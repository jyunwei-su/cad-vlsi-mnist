==> flow/design.v <==
`timescale 1ns / 1ps
module H2L_detect(
    input clk,
    input rst,
    input pin_in,
    output sig_H2L
    );
    reg pin_pre;
    assign sig_H2L = !pin_in & pin_pre;
    always @( posedge clk or posedge rst )
        if( rst )
            pin_pre <= 1'b0;
        else
            pin_pre <= pin_in;
endmodule
`timescale 1ns / 1ps
module uart_rx_band_gen(
    input clk,
    input rst,
    input band_sig,
    output reg clk_bps
    );
    parameter SYS_RATE = 100000000;
    parameter BAND_RATE = 921600;
    parameter CNT_BAND = SYS_RATE / BAND_RATE;
    parameter HALF_CNT_BAND = CNT_BAND / 2;
    reg [13:0]cnt_bps;
    always @( posedge clk or posedge rst )
        if( rst )
        begin
            cnt_bps <= HALF_CNT_BAND;
            clk_bps <= 1'b0;
        end
        else if( !band_sig )
        begin
            cnt_bps <= HALF_CNT_BAND;
            clk_bps <= 1'b0;
        end
        else if( cnt_bps == CNT_BAND )
        begin
            cnt_bps <= 14'd0;
            clk_bps <= 1'b1;
        end
        else 
        begin
            cnt_bps <= cnt_bps + 1'b1;
            clk_bps <= 1'b0;
        end    
endmodule
`timescale 1ns / 1ps
module uart_rx_ctl(
    input clk,
    input rst,
    input rx_pin_in,
    input rx_pin_H2L,
    output reg rx_band_sig,
    input rx_clk_bps,
    output reg[7:0]rx_data,
    output reg rx_done_sig
    );
    localparam [3:0] IDLE = 4'd0, BEGIN = 4'd1, DATA0 = 4'd2,
                     DATA1 = 4'd3, DATA2 = 4'd4, DATA3 = 4'd5, 
                     DATA4 = 4'd6, DATA5 = 4'd7, DATA6 = 4'd8, 
                     DATA7 = 4'd9, END = 4'd10, BFREE = 4'd11; 
    reg [3:0]pos;
    always @( posedge clk or posedge rst )
        if( rst )
        begin
            rx_band_sig <= 1'b0;
            rx_data <= 8'd0;
            pos <= IDLE;
            rx_done_sig <= 1'b0;
        end
        else
            case( pos )
                IDLE:
                    if( rx_pin_H2L )
                    begin
                        rx_band_sig <= 1'b1;
                        pos <= pos + 1'b1;
                        rx_data <= 8'd0;
                    end
                BEGIN:
                    if( rx_clk_bps )
                    begin
                        if( rx_pin_in == 1'b0 )
                        begin
                            pos <= pos + 1'b1;
                        end
                        else
                        begin
                            rx_band_sig <= 1'b0;
                            pos <= IDLE;
                        end
                    end
                DATA0,DATA1,DATA2,DATA3,DATA4,DATA5,DATA6,DATA7:
                    if( rx_clk_bps )
                    begin
                        rx_data[ pos - DATA0 ] <= rx_pin_in;
                        pos <= pos + 1'b1; 
                    end
                END:
                    if( rx_clk_bps )
                    begin
                        rx_done_sig <= 1'b1;
                        pos <= pos + 1'b1;
                        rx_band_sig <= 1'b0;
                    end
                BFREE:
                begin
                    rx_done_sig <= 1'b0;
                    pos <= IDLE;
                end
            endcase
endmodule
`timescale 1ns / 1ps
module uart_rx_module(
    input clk,
    input rst,
    input rx_pin_in,
    output [7:0]rx_data,
    output rx_done_sig
    );
    wire rx_pin_H2L;
    H2L_detect rx_in_detect(
        .clk( clk ),
        .rst( rst ),
        .pin_in( rx_pin_in ),
        .sig_H2L( rx_pin_H2L )
    );
    wire rx_band_sig, clk_bps;
    uart_rx_band_gen rx_band_gen(
        .clk( clk ),
        .rst( rst ),
        .band_sig( rx_band_sig ),
        .clk_bps( clk_bps )
    );
    uart_rx_ctl rx_ctl(
        .clk( clk ),
        .rst( rst ),
        .rx_pin_in( rx_pin_in ),
        .rx_pin_H2L( rx_pin_H2L ),
        .rx_band_sig( rx_band_sig ),
        .rx_clk_bps( clk_bps ),
        .rx_data( rx_data ),
        .rx_done_sig( rx_done_sig )
    );
endmodule
# Step by step through the tools: uart_rx_module
# The steps from the RTL of uart_rx_module to its reports follow in flow order.
# Line numbers count from 1 in the design file above.
# Operators carry their Yosys type and port widths (W data, S select, Z words).
# Library cell names are shortened.
# The mark -- stands for no value.
[setup] top="uart_rx_module" clock_port="clk" lib="sky130hd" pvt_corner="tt_025C_1v80"

# Elaborated design
# Source: Yosys, flattened and elaborated, memories not mapped. Widths are those after wreduce. Registers that Yosys merges into a memory's read port (data or address) are not register bits. Print and check cells do not count. Equal cells are merged and count once.
[op_classes] add_sub_neg=4 n_eq=18 shifts=2 n_mux=19 logic=4 reduce_logical=12
[op_table] op="$mux W14" count=2
[op_table] op="$eq A4 B3 Y1 const B" count=4
[op_table] op="$eq A4 B4 Y1 const B" count=4
[op_table] op="$pmux W8 S2" count=1
[op_table] op="$pmux W4 S4" count=1
[op_table] op="$mux W8" count=2
[op_table] op="$mux W4" count=4
[op_table] op="$add A14 B1 Y14 const B" count=1
[op_table] op="$eq A14 B7 Y1 const B" count=1
[op_table] op="$ne A2 B2 Y1 const B" count=5
[op_table] op="$reduce_or A9 Y1" count=1
[op_table] op="$shift A1 B5 Y8" count=1
[op_table] op="$shift A1 B5 Y8 const A" count=1
[op_table] op="$eq A4 B2 Y1 const B" count=2
[op_table] op="$and A8 B8 Y8" count=1
[op_table] op="$or A8 B8 Y8" count=1
[op_table] op="$not A8 Y8" count=1
[op_table] op="$reduce_or A8 Y1" count=1
[op_table] op="$mux W1" count=7
[op_table] op="$neg A4 Y5" count=1
[op_table] op="$reduce_and A5 Y1" count=1
[op_table] op="$reduce_bool A5 Y1" count=1
[op_table] op="$reduce_bool A2 Y1" count=2
[op_table] op="$add A4 B1 Y4 const B" count=1
[op_table] op="$eq A4 B1 Y1 const B" count=1
[op_table] op="$sub A4 B2 Y4 const B" count=1
[op_table] op="$logic_not A4 Y1" count=1
[op_table] op="$reduce_and A4 Y1" count=1
# Not listed: further kinds 8, cells in them 8.
[bits] register_bits=30

# Logic depth
# Depth = most cells in a row (Yosys ltp): at word level without a register or memory, in the mapped netlist without a sequential cell, where the memories' decode and read muxes count.
[depth] word_depth=8 abc_area=0 depth_mapped=10

# Synthesis result
# The flow's flattened synthesis, as Yosys stat reports it; memories are mapped. The netlist is that of the ABC_AREA named above (0 if unset); the other value can give another one.
# Totals and module areas in this step are rounded.
[by_type] type="dfrtp_1" count=26 type_area_um2=650.624
[by_type] type="ha_1" count=11 type_area_um2=137.632
[by_type] type="dfstp_2" count=4 type_area_um2=105.101
[by_type] type="o21ai_0" count=14 type_area_um2=70.067
[by_type] type="nor2_1" count=18 type_area_um2=67.565
[by_type] type="nand2_1" count=17 type_area_um2=63.811
[by_type] type="xor2_1" count=7 type_area_um2=61.309
[by_type] type="nor3_1" count=11 type_area_um2=55.053
[by_type] type="xnor2_1" count=6 type_area_um2=52.55
[by_type] type="a21o_1" count=6 type_area_um2=45.043
[by_type] type="o21ai_1" count=8 type_area_um2=40.038
[by_type] type="nand2b_1" count=5 type_area_um2=31.28
[by_type] type="inv_1" count=8 type_area_um2=30.029
[by_type] type="nor3b_1" count=4 type_area_um2=30.029
[by_type] type="clkbuf_8" count=2 type_area_um2=27.526
[by_type] type="xnor2_4" count=1 type_area_um2=27.526
[by_type] type="xor2_4" count=1 type_area_um2=27.526
[by_type] type="o2111ai_4" count=1 type_area_um2=26.275
# Other cell types: 31; their cells: 53.
[synth_totals] mapped_cells=203 synth_area_um2=1960 seqArea_um2=756 ffs=30 n_buf=7
# By module: a second synthesis without flattening, with its own total; a netlist apart from the flattened one above.
[unflattened] cells_unflattened=202 hier_area_um2=1970
# Rows give one instance, submodules left out.
[modules] module="uart_rx_ctl" n_inst=1 n_cells=124 area_um2=1150 mod_seq_area_um2=350
[modules] module="uart_rx_band_gen" n_inst=1 n_cells=75 area_um2=771 mod_seq_area_um2=380
[modules] module="H2L_detect" n_inst=1 n_cells=3 area_um2=42.5 mod_seq_area_um2=25.0
[modules] module="uart_rx_module" n_inst=1 n_cells=0 area_um2=0.0 mod_seq_area_um2=0.0

# Timing after synthesis
# Source: OpenSTA report_checks on the synthesized netlist (no wires, ideal clock, input and output delay 20% of the period each), path of least setup slack; recovery checks are left aside. Register names are those of the netlist, which keeps one name where synthesis merged equal registers.
[synth_path] path_type="reg-to-reg" from="register rx_ctl.pos[0]" to="register rx_ctl.rx_data[2]" clock_period_ns=2.86 setup_time_ns=0.121 launch_ns=0.000 t_arrival_ns=1.959 path_slack_ns=0.780 delay_ns=2.080 path_stages=10 path_buffers=2 period_less_setup_slack_ns=2.08
# "delay_ns" = arrival - input delay + setup time.
# "path_stages": output pins that drive a net of the path, with the launching flip-flop's if there is one; two outputs of one cell count as two.
# "period_less_setup_slack_ns" is the clock period less the worst setup slack; recovery checks do not enter. This is arithmetic on one report: input and output delays are still those of the set period (20% each).
# The rows between start and end are the longest chain of elaborated cells between them; the timing report does not say that the signal goes this way. Where chains are equally long, one stands for them.
# Each line given opens the expression or statement behind the cell; cells for indexed reads and writes are added by Yosys, which also makes memories of some case tables.
# A register here has more assigning lines than the two given.
# Where a signal picks the word or bit written, the line may be left out of the assigning lines.
[synth_via] path_cell_list="dfrtp_1 > buf_4 > inv_1 > ha_1 > clkbuf_8 > or4b_4 > a21oi_2 > o21a_4 > o21ai_1 > a22o_1" elab_chain_len=8 cone_cells=23
[synth_rtl] item="start, declared" line=65 text="reg [3:0]pos;"
[synth_rtl] item="start, assigned" line=80 text="pos <= pos + 1'b1;"
[synth_rtl] item="start, assigned" line=88 text="pos <= pos + 1'b1;"
[synth_rtl] item="$sub A4 B2 Y4" line=99 text="rx_data[ pos - DATA0 ] <= rx_pin_in;"
[synth_rtl] item="$neg A4 Y5" line=99
[synth_rtl] item="$shift A1 B5 Y8" line=99
[synth_rtl] item="$not A8 Y8" line=99
[synth_rtl] item="$and A8 B8 Y8" line=99
[synth_rtl] item="$or A8 B8 Y8" line=99
[synth_rtl] item="$mux W8" line=97 text="if( rx_clk_bps )"
[synth_rtl] item="$pmux W8 S2" line=75 text="case( pos )"
[synth_rtl] item="end, assigned" line=70 text="rx_data <= 8'd0;"
[synth_rtl] item="end, assigned" line=81 text="rx_data <= 8'd0;"
[synth_rtl] item="end, declared" line=58 text="output reg[7:0]rx_data,"

# Timing after layout
# Path of least setup slack in the final report of flow run 1 (OpenROAD, finished layout, wires in). Where an end is a register, its clock arrival counts in the times.
[layout_path] path_type="reg-to-reg" from="register rx_ctl.pos[0]" to="register rx_ctl.rx_data[6]" clock_period_ns=2.7 setup_time_ns=0.11 launch_ns=0.28 t_arrival_ns=2.49 path_slack_ns=0.38 path_stages=8 path_buffers=0
# The rows between start and end are the longest chain of elaborated cells between them; the timing report does not say that the signal goes this way. Where chains are equally long, one stands for them.
# A register here has more assigning lines than the two given.
# Where a signal picks the word or bit written, the line may be left out of the assigning lines.
[layout_via] path_cell_list="dfrtp_1 > inv_1 > ha_1 > nor2_1 > o21ai_0 > o2111ai_4 > nor2_1 > a22o_1" elab_chain_len=8 cone_cells=23
[layout_rtl] item="start, declared" line=65 text="reg [3:0]pos;"
[layout_rtl] item="start, assigned" line=80 text="pos <= pos + 1'b1;"
[layout_rtl] item="start, assigned" line=88 text="pos <= pos + 1'b1;"
[layout_rtl] item="$sub A4 B2 Y4" line=99 text="rx_data[ pos - DATA0 ] <= rx_pin_in;"
[layout_rtl] item="$neg A4 Y5" line=99
[layout_rtl] item="$shift A1 B5 Y8" line=99
[layout_rtl] item="$not A8 Y8" line=99
[layout_rtl] item="$and A8 B8 Y8" line=99
[layout_rtl] item="$or A8 B8 Y8" line=99
[layout_rtl] item="$mux W8" line=97 text="if( rx_clk_bps )"
[layout_rtl] item="$pmux W8 S2" line=75 text="case( pos )"
[layout_rtl] item="end, assigned" line=70 text="rx_data <= 8'd0;"
[layout_rtl] item="end, assigned" line=81 text="rx_data <= 8'd0;"
[layout_rtl] item="end, declared" line=58 text="output reg[7:0]rx_data,"

FLOW RESULTS
============

Settings and measured results of 2 stored flow runs for module uart_rx_module (sky130hd), not sorted in any way. The constraints put input and output delay at 20% of the set period each and load the outputs with 0.01 pF.
"clock_period_reached_ns" is the run's clock period less its worst setup slack. It is reckoned from that one timing run; input and output delays stay at 20% of the period that was set.
"total_power_uw" is the tool's figure for a default switching activity; nothing was simulated.
Results are given in rounded form.

[flow] flow run 1: files
==> flow/run.sh <==
#!/bin/bash
# the make line also repeats the synthesis and layout settings of config.mk as NAME=value (left out here)
make -C /OpenROAD-flow-scripts/flow DESIGN_CONFIG=/design/flow/config.mk WORK_HOME=/design/flow/orfs CLKGATE_MAP_FILE= finish
==> flow/config.mk <==
export PLATFORM = sky130hd
export DESIGN_NAME = uart_rx_module
export DESIGN_NICKNAME = uart_rx_module
export VERILOG_FILES = /design/flow/design.v
export SDC_FILE = /design/flow/constraint.sdc
export NUM_CORES = 4
export LEC_CHECK = 0
export ABC_AREA = 0
export CAP_MARGIN = 20
export CELL_PAD_IN_SITES_DETAIL_PLACEMENT = 0
export CORE_MARGIN = 2
export CORE_UTILIZATION = 49
export GPL_TIMING_DRIVEN = 1
export PLACE_DENSITY_LB_ADDON = 0.09
export SLEW_MARGIN = 5
export TNS_END_PERCENT = 95
==> flow/constraint.sdc <==
create_clock -name core_clock -period 2.7 [get_ports {clk}]
set_input_delay 0.5400 -clock core_clock [delete_from_list [all_inputs] [get_ports {clk}]]
set_output_delay 0.5400 -clock core_clock [all_outputs]
set_load 0.01 [all_outputs]

[flow] flow run 1: metrics
[metrics] clock_period_reached_ns = 2.315
[metrics] ws_setup_ns = 0.385
[metrics] synthesis_area_um2 = 1960
[metrics] util_pct = 58.1
[metrics] ws_hold_ns = 0.480
[metrics] stdcell_area_um2 = 2170
[metrics] total_power_uw = 2280
[metrics] die_area_um2 = 4520

[flow] flow run 2: files
==> flow/run.sh <==
#!/bin/bash
# the make line also repeats the synthesis and layout settings of config.mk as NAME=value (left out here)
make -C /OpenROAD-flow-scripts/flow DESIGN_CONFIG=/design/flow/config.mk WORK_HOME=/design/flow/orfs CLKGATE_MAP_FILE= finish
==> flow/config.mk <==
export PLATFORM = sky130hd
export DESIGN_NAME = uart_rx_module
export DESIGN_NICKNAME = uart_rx_module
export VERILOG_FILES = /design/flow/design.v
export SDC_FILE = /design/flow/constraint.sdc
export NUM_CORES = 4
export LEC_CHECK = 0
export CAP_MARGIN = 40
export CELL_PAD_IN_SITES_DETAIL_PLACEMENT = 0
export CELL_PAD_IN_SITES_GLOBAL_PLACEMENT = 2
export CORE_ASPECT_RATIO = 0.95
export CORE_MARGIN = 9
export CORE_UTILIZATION = 39
export CTS_CLUSTER_SIZE = 97
export PLACE_DENSITY_LB_ADDON = 0.13
export SETUP_SLACK_MARGIN = 0.7
export SLEW_MARGIN = 20
==> flow/constraint.sdc <==
create_clock -name core_clock -period 3.35 [get_ports {clk}]
set_input_delay 0.6700 -clock core_clock [delete_from_list [all_inputs] [get_ports {clk}]]
set_output_delay 0.6700 -clock core_clock [all_outputs]
set_load 0.01 [all_outputs]

[flow] flow run 2: metrics
[metrics] clock_period_reached_ns = 2.400
[metrics] ws_setup_ns = 0.950
[metrics] synthesis_area_um2 = 1960
[metrics] util_pct = 46.8
[metrics] ws_hold_ns = 0.482
[metrics] stdcell_area_um2 = 2210
[metrics] total_power_uw = 1920
[metrics] die_area_um2 = 7900

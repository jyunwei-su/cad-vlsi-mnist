==> flow/design.v <==
`timescale 1ns / 1ps
module seg7_num_encode(
    input clk,
    input rst,
    input [3:0]in_num,
    output reg [7:0]out_code
    );
    parameter _0  = 8'b1011_1111,  _1 = 8'b1000_0110,  _2 = 8'b1101_1011,  _3 = 8'b1100_1111,
              _4  = 8'b1110_0110,  _5 = 8'b1110_1101,  _6 = 8'b1111_1101,  _7 = 8'b1000_0111,
              _8  = 8'b1111_1111,  _9 = 8'b1110_1111, _10 = 8'b1111_0111, _11 = 8'b1111_1100,
              _12 = 8'b1011_1001, _13 = 8'b1101_1110, _14 = 8'b1111_1001, _15 = 8'b1111_0001;
    always @( posedge clk or posedge rst )
    begin
        if( rst )
            out_code <= _0;
        else
            case( in_num )
                4'd0:  out_code <= _0;
                4'd1:  out_code <= _1;
                4'd2:  out_code <= _2;
                4'd3:  out_code <= _3;
                4'd4:  out_code <= _4;
                4'd5:  out_code <= _5;
                4'd6:  out_code <= _6;
                4'd7:  out_code <= _7;
                4'd8:  out_code <= _8;
                4'd9:  out_code <= _9;
                4'd10: out_code <= _10;
                4'd11: out_code <= _11;
                4'd12: out_code <= _12;
                4'd13: out_code <= _13;
                4'd14: out_code <= _14;
                4'd15: out_code <= _15;
                default: out_code <= _0;
            endcase
    end
endmodule
`timescale 1ns / 1ps
module seg7_scan(
    input clk,
    input rst,
    input [7:0]hb_dn_code,  
    input [7:0]hb_up_code,
    input [7:0]lb_dn_code,  
    input [7:0]lb_up_code,
    output reg[3:0]an,
    output reg[7:0]seg_code
    );
    parameter AN0 = 4'b0001, AN1 = 4'b0010, AN2 = 4'b0100, AN3 = 4'b1000;
    parameter FRE_CNT = 20'd625000;
    reg [19:0]cnt_fre;
    reg [1:0]pos;
    always @ ( posedge clk or posedge rst )
    begin
        if( rst )
        begin
            pos <= 2'd0;
            cnt_fre <= 20'd0;
        end
        else if( cnt_fre == FRE_CNT )
        begin
            pos <= pos + 1'b1;
            cnt_fre <= 20'd0;
        end
        else cnt_fre <= cnt_fre + 1'b1;
    end
    always @( posedge clk or posedge rst )
        if( rst )
        begin
            an <= 4'hf;
            seg_code <= 8'hff;
        end
        else
            case( pos )
                2'd0:
                begin
                    an <= AN0;
                    seg_code <= lb_dn_code;
                end
                2'd1:
                begin
                    an <= AN1;
                    seg_code <= lb_up_code;
                end
                2'd2:
                begin
                    an <= AN2;
                    seg_code <= hb_dn_code;
                end
                2'd3:
                begin
                    an <= AN3;
                    seg_code <= hb_up_code;
                end
            endcase
endmodule
`timescale 1ns / 1ps
module seg7_module(
    input clk,
    input rst,
    input [7:0] b3_data,
    input [7:0] b2_data,
    input [7:0] b1_data,
    input [7:0] b0_data,
    output [3:0] seg_h_an,  
    output [7:0] seg_h_code,
    output [3:0] seg_l_an,  
    output [7:0] seg_l_code
    );
    wire [7:0] b3_dn_code;
    seg7_num_encode b3_dn_encode(
        .clk( clk ),
        .rst( rst ),
        .in_num( b3_data[3:0] ),
        .out_code( b3_dn_code )
    );
    wire [7:0] b3_up_code;
    seg7_num_encode b3_up_encode(
        .clk( clk ),
        .rst( rst ),
        .in_num( b3_data[7:4] ),
        .out_code( b3_up_code )
    );
    wire [7:0] b2_dn_code;
    seg7_num_encode b2_dn_encode(
        .clk( clk ),
        .rst( rst ),
        .in_num( b2_data[3:0] ),
        .out_code( b2_dn_code )
    );
    wire [7:0] b2_up_code;
    seg7_num_encode b2_up_encode(
        .clk( clk ),
        .rst( rst ),
        .in_num( b2_data[7:4] ),
        .out_code( b2_up_code )
    );
    wire [7:0] b1_dn_code;
    seg7_num_encode b1_dn_encode(
        .clk( clk ),
        .rst( rst ),
        .in_num( b1_data[3:0] ),
        .out_code( b1_dn_code )
    );
    wire [7:0] b1_up_code;
    seg7_num_encode b1_up_encode(
        .clk( clk ),
        .rst( rst ),
        .in_num( b1_data[7:4] ),
        .out_code( b1_up_code )
    );
    wire [7:0] b0_dn_code;
    seg7_num_encode b0_dn_encode(
        .clk( clk ),
        .rst( rst ),
        .in_num( b0_data[3:0] ),
        .out_code( b0_dn_code )
    );
    wire [7:0] b0_up_code;
    seg7_num_encode b0_up_encode(
        .clk( clk ),
        .rst( rst ),
        .in_num( b0_data[7:4] ),
        .out_code( b0_up_code )
    );
    seg7_scan seg7_h_scan(
        .clk( clk ),
        .rst( rst ),
        .hb_dn_code( b3_dn_code ),
        .hb_up_code( b3_up_code ),
        .lb_dn_code( b2_dn_code ),
        .lb_up_code( b2_up_code ),  
        .an( seg_h_an ),
        .seg_code( seg_h_code )
    );
    seg7_scan seg7_l_scan(
        .clk( clk ),
        .rst( rst ),
        .hb_dn_code( b1_dn_code ),
        .hb_up_code( b1_up_code ),
        .lb_dn_code( b0_dn_code ),
        .lb_up_code( b0_up_code ),  
        .an( seg_l_an ),
        .seg_code( seg_l_code )
    );
endmodule
# [Tool chain data of seg7_module]
# The steps from the RTL of seg7_module to its reports follow in flow order.
# Line numbers count from 1 in the design file above.
# Operators: Yosys type, input widths -> output width; for muxes data width and select width s.
# Library cell names are shortened.
# A cell with - has no value.
[setup] design="seg7_module" clock="clk" library="sky130hd" corner="tt_025C_1v80"

# [Word-level counts]
# Source: Yosys, flattened and elaborated, memories not mapped. Widths are those after wreduce; folded enables and synchronous resets count as part of the registers. Registers that Yosys merges into a memory's read port (data or address) are not register bits. Print and check cells do not count. Equal cells are merged and count once.
# Yosys's memory passes give these memory sizes; they may raise the number of words (mostly to a power of two), join words into wider ones and drop unused or constant bits.
[classes] add_sub_neg=4 eq_ne=8 mux=6 n_reduce_logical=2
[op_table] operator="$pmux 8 s4" n=2
[op_table] operator="$add 20x1->20 const B" n=2
[op_table] operator="$eq 20x20->1 const B" n=2
[op_table] operator="$mux 20" n=2
[op_table] operator="$pmux 4 s4" n=2
[op_table] operator="$eq 2x2->1 const B" n=4
[op_table] operator="$add 2x1->2 const B" n=2
[op_table] operator="$eq 2x1->1 const B" n=2
[op_table] operator="$logic_not 2->1" n=2
[word_totals] ff_bits=132 mem_bits_ro=896 clocked_rd_ports_x_width=56 n_memories=8 output_inout_bits=24
[memory_table] memory="(no name shown)" size=16 word_bits=7 rd=1 write_ports=0 line_no=17 source="case( in_num )"
[memory_table] memory="(no name shown)" size=16 word_bits=7 rd=1 write_ports=0 line_no=17
[memory_table] memory="(no name shown)" size=16 word_bits=7 rd=1 write_ports=0 line_no=17
[memory_table] memory="(no name shown)" size=16 word_bits=7 rd=1 write_ports=0 line_no=17
[memory_table] memory="(no name shown)" size=16 word_bits=7 rd=1 write_ports=0 line_no=17
[memory_table] memory="(no name shown)" size=16 word_bits=7 rd=1 write_ports=0 line_no=17
# Further memories, not shown: 2.

# [Longest topological paths]
# Longest topological path by Yosys (ltp), each cell counted once; first at word level (registers and memories cut), then after technology mapping (sequential cells cut; the memories' decode and read muxes count).
[depth] depth_word=2 ABC_AREA=0 mapped_depth=6

# [Netlist]
# The flow's flattened synthesis, as Yosys stat reports it; memories are mapped. The netlist is that of the ABC_AREA named above (0 if unset); the other value can give another one.
[types] type="dfstp_2" n=70 area_total_um2=1.84E+03
[types] type="dfrtp_1" n=52 area_total_um2=1.3E+03
[types] type="ha_1" n=74 area_total_um2=925.888
[types] type="inv_1" n=66 area_total_um2=247.738
[types] type="xnor2_1" n=25 area_total_um2=218.96
[types] type="nor2_1" n=55 area_total_um2=206.448
[types] type="mux2i_1" n=20 area_total_um2=200.192
[types] type="mux4_2" n=8 area_total_um2=180.173
[types] type="a21oi_1" n=31 area_total_um2=155.149
[types] type="a222oi_1" n=14 area_total_um2=140.134
[types] type="a22oi_1" n=15 area_total_um2=112.608
[types] type="xor2_1" n=12 area_total_um2=105.101
[types] type="nor2b_1" n=16 area_total_um2=100.096
[types] type="nand4_1" n=15 area_total_um2=93.84
[types] type="mux2_2" n=8 area_total_um2=90.086
[types] type="nand3_1" n=16 area_total_um2=80.077
[types] type="clkbuf_1" n=20 area_total_um2=75.072
[types] type="nand2_1" n=20 area_total_um2=75.072
# Not listed: further types 25, cells in them 77.
[mapped] cells=614 yosys_area_mm2=0.0066777 ffs=122 n_buf=25
# The figures by module come from a second, unflattened synthesis with its own total; it is not the netlist above.
[unflattened] cells_unflattened=640 area_unflattened_mm2=0.0071694
# Each row is one instance without its submodules.
[modules] mod="seg7_num_encode" n_inst=8 cells=43 mod_area_mm2=0.0004805 seq_area_mm2=0.0001827
[modules] mod="seg7_scan" n_inst=2 cells=148 mod_area_mm2=0.0016628 seq_area_mm2=0.0008658
[modules] mod="seg7_module" n_inst=1 cells=0 mod_area_mm2=0 seq_area_mm2=0

# [Worst setup path after synthesis]
# Source: OpenSTA report_checks on the synthesized netlist (no wires, ideal clock, input and output delay 20% of the period each), path of least setup slack; recovery checks are left aside. Register names are those of the netlist, which keeps one name where synthesis merged equal registers.
[synth_timing] kind="reg-to-reg" from="register seg7_l_scan.cnt_fre[7]" to="register seg7_l_scan.pos[1]" tclk_ns=3.31 t_first_pin_ns=0.000 arrival_ns=1.883 t_required_ns=3.185 path_slack_ns=1.302 path_delay_ns=2.008 driving_pins=5 n_path_buf=0 synth_period_reached_ns=2.008
# "path_delay_ns" is the arrival time less input delay plus setup time.
# "driving_pins" counts driving pins, that of a launching flip-flop among them; a cell with two outputs on the path counts twice.
# "synth_period_reached_ns" = period - worst setup slack (recovery checks aside). The figure is calculated, with input and output delays left at 20% of the set period.
# The rows between start and end are the longest chain of elaborated cells between them; the timing report does not say that the signal goes this way. Where chains are equally long, one stands for them.
# A line is the first line of the expression or statement that the cell stems from. Yosys adds cells for indexed reads and writes and turns some case tables into memories.
# At most two assigning lines are given for a register; there are more.
[synth_via] cell_sequence="dfrtp_1 -> or4b_1 -> or4_1 -> nor3_2 -> mux2_2" elab_chain_len=1 cells_between=1 cone_lines=1 classes_between="eq/ne (1)"
[synth_lines] item="start, declared" line_no=51 source="reg [19:0]cnt_fre;"
[synth_lines] item="start, assigned" line_no=58 source="cnt_fre <= 20'd0;"
[synth_lines] item="start, assigned" line_no=65 source="else cnt_fre <= cnt_fre + 1'b1;"
[synth_lines] item="$eq 20x20->1" line_no=60 source="else if( cnt_fre == FRE_CNT )"
[synth_lines] item="end, assigned" line_no=57 source="pos <= 2'd0;"
[synth_lines] item="end, assigned" line_no=62 source="pos <= pos + 1'b1;"
[synth_lines] item="end, declared" line_no=52 source="reg [1:0]pos;"

# [Worst path after layout]
# From the final timing report of entry A: the path of least setup slack in the routed layout; clock arrival at registers is part of the times.
[layout_timing] kind="reg-to-output" from="register seg7_l_scan.seg_code[4]" to="output port seg_l_code[4]" tclk_ns=3.75 out_delay_ns=0.75 t_first_pin_ns=0.41 arrival_ns=1.50 t_required_ns=3.00 path_slack_ns=1.50 driving_pins=2 n_path_buf=1
# At most two assigning lines are given for a register; there are more.
[layout_via] cell_sequence="dfstp_2 -> clkdlybuf4s50_1" elab_chain_len=0 cells_between=0 cone_lines=0
[layout_lines] item="start, declared" line_no=47 source="output reg[7:0]seg_code"
[layout_lines] item="start, assigned" line_no=78 source="seg_code <= lb_dn_code;"
[layout_lines] item="start, assigned" line_no=83 source="seg_code <= lb_up_code;"
[layout_lines] item="end, declared" line_no=108 source="output [7:0] seg_l_code"

--- measured runs ---
Module seg7_module, platform sky130hd: 2 stored runs of the flow (Yosys, OpenROAD) with differing settings, in no particular order. Input and output delays are each 20% of the period that was set; the output load is 0.01 pF.
"achieved clock period" means the clock period less the worst setup slack. The figure is calculated, with input and output delays left at 20% of the set period.
"worst setup path time" is the time allowed to the run's worst setup path (the clock period less input and output delay, where it has them) less its slack. Clock arrival times count: a late capture clock shortens it, a late launch clock lengthens it.
"power" rests on the timing tool's default activity at the inputs, not on a simulated workload.
[entry A] settings: period_ns=3.75, CORE_UTILIZATION=29, PLACE_DENSITY_LB_ADDON=0.25, CORE_ASPECT_RATIO=1.64, CELL_PAD_IN_SITES_GLOBAL_PLACEMENT=0, GPL_TIMING_DRIVEN=1, GPL_ROUTABILITY_DRIVEN=0, CTS_CLUSTER_SIZE=22, CTS_CLUSTER_DIAMETER=114, CAP_MARGIN=20, CORE_MARGIN=2, SLEW_MARGIN=20
[entry A] result: chip area after synthesis (Yosys) 0.0066777 mm2, die area 0.0242928 mm2, standard-cell area of the final layout 0.0081228 mm2, utilization 35.7%, worst setup slack after layout 1.498 ns, total negative slack 0.000 ns, worst hold slack 0.464 ns, power 3.356 mW, achieved clock period 2.252 ns, worst setup path time 1.50 ns, worst setup path kind reg-to-output
[entry B] settings: period_ns=4.1, CORE_UTILIZATION=52, SETUP_SLACK_MARGIN=-0.3, CELL_PAD_IN_SITES_DETAIL_PLACEMENT=0, CTS_CLUSTER_DIAMETER=172, SLEW_MARGIN=5, MAX_ROUTING_LAYER=met4, CAP_MARGIN=20, CORE_MARGIN=2
[entry B] result: chip area after synthesis (Yosys) 0.0066777 mm2, die area 0.013764 mm2, standard-cell area of the final layout 0.0080152 mm2, utilization 63.8%, worst setup slack after layout 1.800 ns, total negative slack 0.000 ns, worst hold slack 0.458 ns, power 3.142 mW, achieved clock period 2.300 ns, worst setup path time 1.48 ns, worst setup path kind reg-to-output
--- end ---
